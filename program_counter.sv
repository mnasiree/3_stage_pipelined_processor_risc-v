==> flow/design.v <==
module program_counter #(parameter counter_width = 32)
    ( output logic [counter_width - 1:0] pc,
    input logic reset,
    input logic clk
);
always_ff @(posedge clk, posedge reset)
    if (reset)
        pc <= 0;
    else
        pc <= pc + 1;
endmodule
* Step by step through the tools: program_counter
The steps from the RTL of program_counter to its reports follow in flow order. Lines are those of the file above, counted from 1. Library cell names are shortened. Not given: n/a
Design: design top program_counter, clock port clk, standard-cell library sky130hd, timing corner tt_025C_1v80

* Word-level counts
Counts by Yosys on the flattened word-level netlist (proc, flatten, opt, wreduce; memories kept). Register bits leave out memories and registers merged into their read ports (data or address); mux counts leave out enables and synchronous resets folded into registers. Print and check cells are left out. Cells with the same type and inputs are merged into one.
Bit counts: input bits 2, cells after elaboration 2, register bits after elaboration 32, output and inout port bits 32
Cells by class: add/sub/neg operators 1
Operators with widths (count):
- adder 32 x 1 -> 32 bit with constant B | 1

* Logic depth
Yosys ltp: most cells in a row. Word level: on the elaborated netlist, between registers, memories and ports. Mapped: between sequential cells and ports; inverters and the memories' decode and read muxes count.
Depth: depth after elaboration 1, ABC_AREA 0, mapped depth 5

* Synthesis result
Yosys stat after the flow's synthesis: flattened, memories mapped to cells. It holds for the ABC_AREA given above (unset counts as 0); a run with the other value may have another netlist. Totals and module areas in this step are rounded.
Cell types:
- dfrtp_1 | count 32, area in all 800.768 um^2
- xor2_1 | count 19, area in all 166.41 um^2
- xnor2_1 | count 11, area in all 96.342 um^2
- nand3_1 | count 10, area in all 50.048 um^2
- nor4_2 | count 4, area in all 50.048 um^2
- and4_1 | count 5, area in all 43.792 um^2
- nor4_1 | count 6, area in all 37.536 um^2
- nand3_4 | count 2, area in all 35.034 um^2
- nand2_1 | count 9, area in all 33.782 um^2
- and3_1 | count 5, area in all 31.28 um^2
- nand4_1 | count 4, area in all 25.024 um^2
- nor3_1 | count 4, area in all 20.019 um^2
- inv_1 | count 5, area in all 18.768 um^2
- buf_2 | count 3, area in all 15.014 um^2
- nor2_1 | count 4, area in all 15.014 um^2
- ha_1 | count 1, area in all 12.512 um^2
- nand3_2 | count 1, area in all 10.01 um^2
- buf_4 | count 1, area in all 7.507 um^2
Not listed: further types 3, cells in them 3.
Synthesis totals: flip-flops 32, buffers 4, chip area (Yosys) 1489 um^2, sequential area 800.8 um^2, standard cells after synthesis 129

* Worst setup path after synthesis
Path of least setup slack by OpenSTA after synthesis, without wires, with an ideal clock, recovery checks aside; 20% of the period is set as input and as output delay. Where synthesis merged equal registers, the netlist keeps one of their names.
Path after synthesis: kind register -> register, from reg pc[0], to reg pc[26], slack 101 ps, path delay 1518 ps, time at the first pin 0 ps, buffers on the path 0, library setup time 79 ps, data arrival time 1439 ps, driving pins on the path 6, required time 1541 ps, clock period 1620 ps, period reached after synthesis 1519 ps
"path delay" is the arrival time less input delay plus setup time. "driving pins on the path": output pins that drive a net of the path, with the launching flip-flop's if there is one; two outputs of one cell count as two. "period reached after synthesis" = period - worst setup slack (recovery checks aside). The figure is calculated, with input and output delays left at 20% of the set period. Between the ends stands the longest chain of elaborated cells between them, by number of cells; it is not shown to be the way that was timed. Of several equally long chains one is given. Each line given opens the expression or statement behind the cell; cells for indexed reads and writes are added by Yosys, which also makes memories of some case tables.
On the way, after synthesis: cell sequence dfrtp_1 ha_1 and3_1 nand3_2 nor4_1 xor2_1, length of the longest elaborated chain 1
Ends and longest elaborated chain, after synthesis:
- start, declared | RTL line 2 | ( output logic [counter_width - 1:0] pc,
- start, assigned | RTL line 8 | pc <= 0;
- start, assigned | RTL line 10 | pc <= pc + 1;
- adder 32 x 1 -> 32 bit | RTL line 10
- end, assigned | RTL line 8
- end, assigned | RTL line 10
- end, declared | RTL line 2

* Path in the finished layout
Path of least setup slack in the final report of job 1 (OpenROAD, finished layout, wires in). Where an end is a register, its clock arrival counts in the times. The report prints the path's times to 10 ps; the period is as set.
Path post-layout: kind register -> output, from reg pc[21], to out pc[21], driving pins on the path 2, required time 1730 ps, buffers on the path 1, external output delay 430 ps, time at the first pin 280 ps, data arrival time 1370 ps, clock period 2160 ps, slack 360 ps
On the way, post-layout: cell sequence dfrtp_1 clkdlybuf4s50_1, length of the longest elaborated chain 0
Ends and longest elaborated chain, post-layout:
- start, declared | RTL line 2 | ( output logic [counter_width - 1:0] pc,
- start, assigned | RTL line 8 | pc <= 0;
- start, assigned | RTL line 10 | pc <= pc + 1;
- end, declared | RTL line 2

Record of 2 stored runs of the RTL-to-layout flow on program_counter, platform sky130hd. The runs are unordered. Constraints: input delay and output delay 20% of the set period each, output load 0.01 pF.
"worst setup path time": the worst setup path's part of the clock period (all of it between registers, 20% less for each end at a port) less its slack. A launch clock that arrives late makes it longer, a capture clock that arrives late makes it shorter.
"worst setup path time" is given in steps of 10 ps.
Measured values are rounded.
[job 1] settings: period_ns=2.16, CORE_UTILIZATION=40, SETUP_SLACK_MARGIN=-0.13, PLACE_DENSITY=0.68, CORE_ASPECT_RATIO=1.92, CORE_MARGIN=6, CELL_PAD_IN_SITES_DETAIL_PLACEMENT=1, TNS_END_PERCENT=15, ABC_AREA=0, GPL_ROUTABILITY_DRIVEN=1, CTS_CLUSTER_DIAMETER=387, CAP_MARGIN=10, MAX_ROUTING_LAYER=met4, SLEW_MARGIN=20
[job 1] result: chip area after synthesis (Yosys) 1489 um^2, die area 5409 um^2, standard-cell area of the final layout 1942 um^2, worst setup slack after layout 362 ps, worst setup path time 1370 ps, worst setup path kind register -> output
[job 2] settings: period_ns=1.32, CAP_MARGIN=20, CORE_MARGIN=2, CORE_UTILIZATION=40, SLEW_MARGIN=20
[job 2] result: chip area after synthesis (Yosys) 1489 um^2, die area 4226 um^2, standard-cell area of the final layout 2614 um^2, worst setup slack after layout -155 ps, worst setup path time 1480 ps, worst setup path kind register -> register
